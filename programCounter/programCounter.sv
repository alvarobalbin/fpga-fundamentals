==> flow/design.v <==
package InstructionSetPkg;
	parameter DataWidth       = 4;
	typedef enum logic [3:0] 
	{
		JR    = 4'd0,
		LOAD  = 4'd1, 
		STORE = 4'd2, 
		MOVE  = 4'd3,
		NAND  = 4'd4,
		NOR   = 4'd5,
		ROL   = 4'd6, 
		ROR   = 4'd7, 
		LIL   = 4'd8, 
		LIU   = 4'd9, 
		ADC   = 4'd10, 
		SUB   = 4'd11, 
		DIV   = 4'd12, 
		MOD   = 4'd13, 
		MUL   = 4'd14, 
		MUH   = 4'd15
	} eOperation;
	typedef struct packed
	{
		logic Overflow;
		logic Parity;
		logic Negative;
		logic Zero;
		logic Carry;
	} sFlags;
	parameter ImmediateWidth     =    DataWidth/3  + DataWidth%3;
	parameter ImmediateMidStart  =    DataWidth/3  + DataWidth%3;
	parameter ImmediateHighStart = 2*(DataWidth/3) + DataWidth%3;
	parameter AddressWidth    = 16;
	parameter RfAddressWidth  =  6;
	parameter MemAddressWidth = 16;
	parameter OffsetWidth     =  9;
	parameter OpCodeStart     = 12;
	parameter OpCodeSize      =  4;
	parameter RegAStart       =  6;
	parameter RegASize        =  6;
	parameter RegBStart       =  0;
	parameter RegBSize        =  6;
	typedef enum {SPECIAL_PC = 63,SPECIAL_FL = 62} eSpecials;
endpackage
module ProgramCounter (   
    input  logic              Clock,
    input  logic              Reset,
    input  logic signed [15:0] LoadValue,
    input  logic              LoadEnable,
    input  logic signed [8:0]  Offset,
    input  logic              OffsetEnable,
    output logic signed [15:0] CounterValue
);
    logic signed [15:0] NextCounterValue;
    always_ff @(posedge Clock) begin
        if (Reset) begin
            CounterValue <= 16'sd0;    
        end else begin
            CounterValue <= NextCounterValue;
        end
    end
    always_comb begin
        NextCounterValue = CounterValue + 16'sd1;
        if (LoadEnable) begin
            NextCounterValue = LoadValue;
        end else if (OffsetEnable) begin
            NextCounterValue = CounterValue + Offset;
        end
    end
endmodule
# From RTL to reports: ProgramCounter

The steps from the RTL of ProgramCounter to its reports follow in flow order.
Line numbers count from 1 in the design file above.
Operators: Yosys type, input widths -> output width; for muxes data width and select width s.
Cell names lack the library's common part.
A cell with - has no value.

Design top: ProgramCounter
Clock input: Clock
Standard-cell library: sky130hd
Corner: tt_025C_1v80

# Word level

Source: Yosys, flattened and elaborated, memories not mapped. Widths are those after wreduce; folded enables and synchronous resets count as part of the registers. Registers that Yosys merges into a memory's read port (data or address) are not register bits. Print and check cells do not count. Equal cells are merged and count once.

Output and inout bits: 16
Memory bits (writable): 0
Memories kept: 0
Word width x clocked read ports: 0
Bits in registers: 16
ROM bits: 0
Latch bits: 0

Bitwise operators: 0
Shifts and indexed selects: 0
Reduce/logical cells: 0
Multiply operators: 0
Order comparisons: 0
Add/sub/neg operators: 2
Div/mod/pow operators: 0
Mux-type cells: 2
Equal/unequal tests: 0

Operator list:

| cell                  | number |
| $mux 16               | 2 |
| $add 16x2->16 const B | 1 |
| $add 16x9->16         | 1 |

# Logic depth

Longest topological path by Yosys (ltp), each cell counted once; first at word level (registers and memories cut), then after technology mapping (sequential cells cut; the memories' decode and read muxes count).

Depth after elaboration: 3
ABC_AREA: 0
Gate-level depth with buffers: 10

# Netlist

Yosys stat after the flow's synthesis: flattened, memories mapped to cells. It holds for the ABC_AREA given above (unset counts as 0); a run with the other value may have another netlist.

Buffer cells: 12
Mapped area: 0.0014051 mm^2
Standard cells after synthesis: 187
Mapped flip-flops: 16

Cell types:

| cell type | number | total area (um^2) |
| dfxtp_1   | 16     | 320.307 |
| nand2_1   | 27     | 101.347 |
| ha_1      | 8      | 100.096 |
| and2_1    | 11     | 68.816 |
| a21oi_1   | 13     | 65.062 |
| xnor2_1   | 7      | 61.309 |
| nor2_1    | 16     | 60.058 |
| mux2i_1   | 5      | 50.048 |
| nand3_1   | 8      | 40.038 |
| nor3_1    | 8      | 40.038 |
| xor2_1    | 4      | 35.034 |
| buf_2     | 6      | 30.029 |
| nor4b_1   | 3      | 26.275 |
| a211oi_1  | 3      | 22.522 |
| o211ai_1  | 3      | 22.522 |
| or4_1     | 3      | 22.522 |
| fa_1      | 1      | 20.019 |
| clkbuf_1  | 5      | 18.768 |

Not listed: further types 26, cells in them 40.

# Timing after synthesis

Source: OpenSTA report_checks on the synthesized netlist (no wires, ideal clock, input and output delay 20% of the period each), path of least setup slack; recovery checks are left aside. Register names are those of the netlist, which keeps one name where synthesis merged equal registers.

Path type: input-to-reg
Start point: in OffsetEnable
End point: reg CounterValue[10]
Required time: 3.070 ns
Time at the first pin: 0.638 ns
Arrival time: 2.616 ns
Delay of the path: 2.098 ns
Clock period: 3.19 ns
Input delay: 0.638 ns
Stages on the path: 10
Slack: 0.454 ns
Synthesis period reached: 2.736 ns

"delay of the path" is the arrival time less input delay plus setup time.
"stages on the path": output pins that drive a net of the path, with the launching flip-flop's if there is one; two outputs of one cell count as two.
"synthesis period reached" is the clock period less the worst setup slack; recovery checks do not enter. This is arithmetic on one report: input and output delays are still those of the set period (20% each).
The rows between start and end are the longest chain of elaborated cells between them; the timing report does not say that the signal goes this way. Where chains are equally long, one stands for them.
Each line given opens the expression or statement behind the cell; cells for indexed reads and writes are added by Yosys, which also makes memories of some case tables.

Cells stage by stage: buf_2 -> nand2b_1 -> ha_1 -> fa_1 -> a21o_1 -> a221oi_2 -> o21ai_2 -> mux2i_1 -> nor4b_1 -> a211o_1
Cells in the longest elaborated chain: 2
Elaborated cells on any way between the ends: 2
RTL lines with such cells: 2
Those cells by class: mux: 2

RTL lines, path after synthesis:

| what            | line | text |
| start, declared | 51   | `input  logic              OffsetEnable,` |
| $mux 16         | 66   | `end else if (OffsetEnable) begin` |
| $mux 16         | 64   | `if (LoadEnable) begin` |
| end, assigned   | 57   | `CounterValue <= 16'sd0;` |
| end, assigned   | 59   | `CounterValue <= NextCounterValue;` |
| end, declared   | 52   | `output logic signed [15:0] CounterValue` |

# Timing after layout

Path of least setup slack in the final report of run 1 (OpenROAD, finished layout, wires in). Where an end is a register, its clock arrival counts in the times.

Path type: input-to-reg
Start point: in Offset[4]
End point: reg CounterValue[15]
Clock period: 2.18 ns
Slack: 0.04 ns
Arrival time: 2.33 ns
Required time: 2.37 ns
Time at the first pin: 0.44 ns
Input delay: 0.44 ns
Stages on the path: 12

The rows between start and end are the longest chain of elaborated cells between them; the timing report does not say that the signal goes this way. Where chains are equally long, one stands for them.

Cells stage by stage: clkdlybuf4s15_1 -> and2_4 -> ha_4 -> a21o_1 -> a31o_4 -> nor3b_4 -> nor2_2 -> buf_4 -> buf_4 -> buf_4 -> a32oi_2 -> a31oi_1
Cells in the longest elaborated chain: 3
Elaborated cells on any way between the ends: 3
RTL lines with such cells: 3
Those cells by class: add/sub: 1; mux: 2

RTL lines, path post-layout:

| what            | line | text |
| start, declared | 50   | `input  logic signed [8:0]  Offset,` |
| $add 16x9->16   | 67   | `NextCounterValue = CounterValue + Offset;` |
| $mux 16         | 66   | `end else if (OffsetEnable) begin` |
| $mux 16         | 64   | `if (LoadEnable) begin` |
| end, assigned   | 57   | `CounterValue <= 16'sd0;` |
| end, assigned   | 59   | `CounterValue <= NextCounterValue;` |
| end, declared   | 52   | `output logic signed [15:0] CounterValue` |

--- measured runs ---
Stored flow runs of ProgramCounter (2 of them; Yosys, OpenROAD, sky130hd). They differ in their settings and are not a sequence. Constraints: input delay and output delay 20% of the set period each, output load 0.01 pF.
By "achieved period" is meant the clock period of the run minus its worst setup slack. This is arithmetic on one report: input and output delays are still those of the set period (20% each).
"allowed time less slack (worst setup path)": the worst setup path's part of the clock period (all of it between registers, 20% less for each end at a port) less its slack. A launch clock that arrives late makes it longer, a capture clock that arrives late makes it shorter.
"power consumption" is the tool's figure for a default switching activity; nothing was simulated.
A setting shown as n/a is not set for that run.

| name                                            | run 1        | run 2        |
| period_ns                                       | 2.18         | 1.76         |
| CAP_MARGIN                                      | 20           | 20           |
| CORE_MARGIN                                     | 2            | 9            |
| CORE_UTILIZATION                                | 40           | 27           |
| SLEW_MARGIN                                     | 20           | 20           |
| SETUP_SLACK_MARGIN                              | n/a          | -0.07        |
| PLACE_DENSITY_LB_ADDON                          | n/a          | 0.16         |
| HOLD_SLACK_MARGIN                               | n/a          | 0.17         |
| CORE_ASPECT_RATIO                               | n/a          | 1.5          |
| CELL_PAD_IN_SITES_DETAIL_PLACEMENT              | n/a          | 0            |
| ABC_AREA                                        | n/a          | 1            |
| GPL_ROUTABILITY_DRIVEN                          | n/a          | 1            |
| CTS_CLUSTER_SIZE                                | n/a          | 28           |
| MIN_ROUTING_LAYER                               | n/a          | met2         |
| MAX_ROUTING_LAYER                               | n/a          | met4         |
| power consumption (µW)                          | 1082         | 1507         |
| chip area after synthesis (Yosys) (mm^2)        | 0.0014051    | 0.0016078    |
| area inside the die boundary (mm^2)             | 0.0040031    | 0.0091139    |
| allowed time less slack (worst setup path) (ns) | 1.70         | 1.42         |
| worst setup path kind                           | input-to-reg | input-to-reg |
| achieved period (ns)                            | 2.135        | 1.775        |
| worst hold slack (ns)                           | 0.587        | 0.664        |
| setup slack of the critical path (ns)           | 0.045        | -0.015       |
| utilization after layout (%)                    | 73.0         | 46.6         |
--- end ---
